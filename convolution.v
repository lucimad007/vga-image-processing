==> flow/design.v <==
`timescale 1ns / 1ps
module convolution (
    input clk,
    input signed [7:0] input_data,
    input signed [2:0] kernel,
    output reg signed [15:0] output_data
);
	integer i;
    reg signed [7:0] shift_reg [2:0];  
    reg signed [15:0] accumulator;     
    always @(posedge clk) begin
        shift_reg[0] <= shift_reg[1];
        shift_reg[1] <= shift_reg[2];
        shift_reg[2] <= input_data;
    end
    always @* begin
        accumulator = 0;
        for (i=0 ; i < 3; i = i + 1) begin
            accumulator = accumulator + (shift_reg[i] * kernel[i]);
        end
    end
    always @(posedge clk) begin
        output_data <= accumulator;
    end
endmodule
---- Tool chain data of convolution ----
Tool output for the design above, in the order of the flow.
Line numbers count from 1 in the design file above.
Library cell names are shortened.
The mark n/a stands for no value.
inputs
  top ..................................... convolution
  clock ................................... clk
  cell library ............................ sky130hd
  timing corner ........................... tt_025C_1v80

---- After elaboration ----
Counts by Yosys on the flattened word-level netlist (proc, flatten, opt, wreduce). Print and check cells are left out. Cells with the same type and inputs are merged into one.
operators by class
  $add $sub $neg .......................... 2
  $mul .................................... 3
operator list
  operator                   count
  multiplier 8 x 1 -> 9 bit  3
  adder 10 x 9 -> 11 bit     1
  adder 9 x 9 -> 10 bit      1
word-level totals
  register bits ........................... 35
  input bits .............................. 12
  output and inout bits ................... 16
  word-level cells ........................ 9

---- Logic depth ----
Longest topological path by Yosys (ltp), each cell counted once; first at word level (registers and memories cut), then after technology mapping (sequential cells cut; the memories' decode and read muxes count).
depth
  depth in word-level cells ............... 3
  ABC_AREA ................................ 1
  mapped depth ............................ 12

---- Netlist ----
Source: synth_stat.txt of the flow (Yosys; design flattened, memories mapped). It holds for the ABC_AREA given above (unset counts as 0); a run with the other value may have another netlist.
The area totals of this step are shown rounded.
cells by type
  type      count
  dfxtp_1   34
  fa_1      9
  nand2_1   43
  inv_1     24
  ha_1      7
  buf_4     6
  nand3b_4  1
  nand2_2   3
  or2_4     2
  xnor2_1   2
  a21oi_1   3
  nand3_1   3
  clkbuf_1  3
  nand3_2   1
  xor2_1    1
  nand3b_1  1
  nor2_1    2
  and2_1    1
Not listed: further types 4, cells in them 4.
synthesis totals
  standard cells after synthesis .......... 150
  mapped area ............................. 1420 um^2
  sequential area ......................... 681 um^2
  flip-flops .............................. 34

---- Path before layout ----
Source: OpenSTA report_checks on the synthesized netlist (no wires, ideal clock, input and output delay 20% of the period each), path of least setup slack; recovery checks are left aside. Register names are those of the netlist, which keeps one name where synthesis merged equal registers.
timing after synthesis
  path kind ............................... input to register
  start point ............................. input kernel[1]
  end point ............................... register output_data[7]
  clock period ............................ 3.25 ns
  launch time at the first pin ............ 0.650 ns
  data arrival time ....................... 2.506 ns
  slack ................................... 0.632 ns
  delay of the path ....................... 1.968 ns
  stages .................................. 12
  path buffers ............................ 1
  period reached after synthesis .......... 2.618 ns
"delay of the path" = arrival - input delay + setup time.
"stages" counts driving pins, that of a launching flip-flop among them; a cell with two outputs on the path counts twice.
"period reached after synthesis" is the clock period less the worst setup slack; recovery checks do not enter. This is arithmetic on one report: input and output delays are still those of the set period (20% each).
The rows between start and end are the longest chain of elaborated cells between them; the timing report does not say that the signal goes this way. Where chains are equally long, one stands for them.
Each line given opens the expression or statement behind the cell; cells for indexed reads and writes are added by Yosys, which also makes memories of some case tables.
between the ends, after synthesis
  cell sequence ........................... clkbuf_1 -> nand2_1 -> fa_1 -> inv_1 -> ha_1 -> fa_1 -> nand2_1 -> nand2_1 -> nand3b_4 -> nand2_1 -> nand2_1 -> nand2_1
  length of the longest elaborated chain .. 3
  elaborated cells on any way between the ends .. 3
  classes of those cells .................. add/sub: 2; mul: 1
RTL lines, path after synthesis
  what                       RTL line  RTL
  start, declared            5         input signed [2:0] kernel,
  multiplier 8 x 1 -> 9 bit  19        accumulator = accumulator + (shift_reg[i] * kernel[i]);
  adder 9 x 9 -> 10 bit      19
  adder 10 x 9 -> 11 bit     19
  end, assigned              23        output_data <= accumulator;
  end, declared              6         output reg signed [15:0] output_data

---- Timing after layout ----
From the final timing report of run 1: the path of least setup slack in the routed layout; clock arrival at registers is part of the times.
timing after layout
  path kind ............................... register to register
  start point ............................. register shift_reg[0][1]
  end point ............................... register output_data[5]
  clock period ............................ 1.93 ns
  launch time at the first pin ............ 0.33 ns
  data arrival time ....................... 2.27 ns
  slack ................................... -0.08 ns
  stages .................................. 11
  path buffers ............................ 1
The rows between start and end are the longest chain of elaborated cells between them; the timing report does not say that the signal goes this way. Where chains are equally long, one stands for them.
between the ends, after layout
  cell sequence ........................... dfxtp_2 -> nand2_2 -> fa_1 -> inv_2 -> ha_4 -> fa_2 -> nand2_1 -> nand2_2 -> buf_4 -> nand2_2 -> xnor2_1
  length of the longest elaborated chain .. 3
  elaborated cells on any way between the ends .. 3
  classes of those cells .................. add/sub: 2; mul: 1
RTL lines, path after layout
  what                       RTL line  RTL
  start, declared            9         reg signed [7:0] shift_reg [2:0];
  start, assigned            12        shift_reg[0] <= shift_reg[1];
  multiplier 8 x 1 -> 9 bit  19        accumulator = accumulator + (shift_reg[i] * kernel[i]);
  adder 9 x 9 -> 10 bit      19
  adder 10 x 9 -> 11 bit     19
  end, assigned              23        output_data <= accumulator;
  end, declared              6         output reg signed [15:0] output_data

==> runs of convolution <==
Module convolution, platform sky130hd: 2 stored runs of the flow (Yosys, OpenROAD) with differing settings, in no particular order. Input and output delays are each 20% of the period that was set; the output load is 0.01 pF.
"achieved period" means the clock period less the worst setup slack. The figure is calculated, with input and output delays left at 20% of the set period.
"power consumption" rests on the timing tool's default activity at the inputs, not on a simulated workload.
Results are given in rounded form.

---- run 1 ----
settings
  period_ns = 1.93
  CORE_UTILIZATION = 46
  SETUP_SLACK_MARGIN = -0.08
  PLACE_DENSITY_LB_ADDON = 0.1
  HOLD_SLACK_MARGIN = -0.04
  TNS_END_PERCENT = 15
  ABC_AREA = 1
  GPL_TIMING_DRIVEN = 0
  CTS_CLUSTER_SIZE = 61
  CAP_MARGIN = 0
  CORE_MARGIN = 2
  SLEW_MARGIN = 20
results
  area of the standard cells in the finished layout .. 1840 um^2
  smallest setup slack .................... -0.076 ns
  power consumption ....................... 0.00159 W
  chip area after synthesis (Yosys) ....... 1420 um^2
  total negative slack on setup checks .... -0.133 ns
  achieved period ......................... 2.006 ns
  area inside the die boundary ............ 3550 um^2
  worst hold slack in the final report .... 0.350 ns

---- run 2 ----
settings
  period_ns = 2.25
  CORE_UTILIZATION = 26
  PLACE_DENSITY_LB_ADDON = 0.14
  HOLD_SLACK_MARGIN = -0.07
  CELL_PAD_IN_SITES_GLOBAL_PLACEMENT = 1
  CELL_PAD_IN_SITES_DETAIL_PLACEMENT = 0
  CTS_CLUSTER_SIZE = 86
  SLEW_MARGIN = 0
  MIN_ROUTING_LAYER = met1
  CAP_MARGIN = 20
  CORE_MARGIN = 2
results
  total negative slack on setup checks .... 0.000 ns
  smallest setup slack .................... 0.103 ns
  worst hold slack in the final report .... 0.347 ns
  chip area after synthesis (Yosys) ....... 1370 um^2
  area inside the die boundary ............ 5850 um^2
  achieved period ......................... 2.147 ns
  power consumption ....................... 0.00147 W
  area of the standard cells in the finished layout .. 1870 um^2
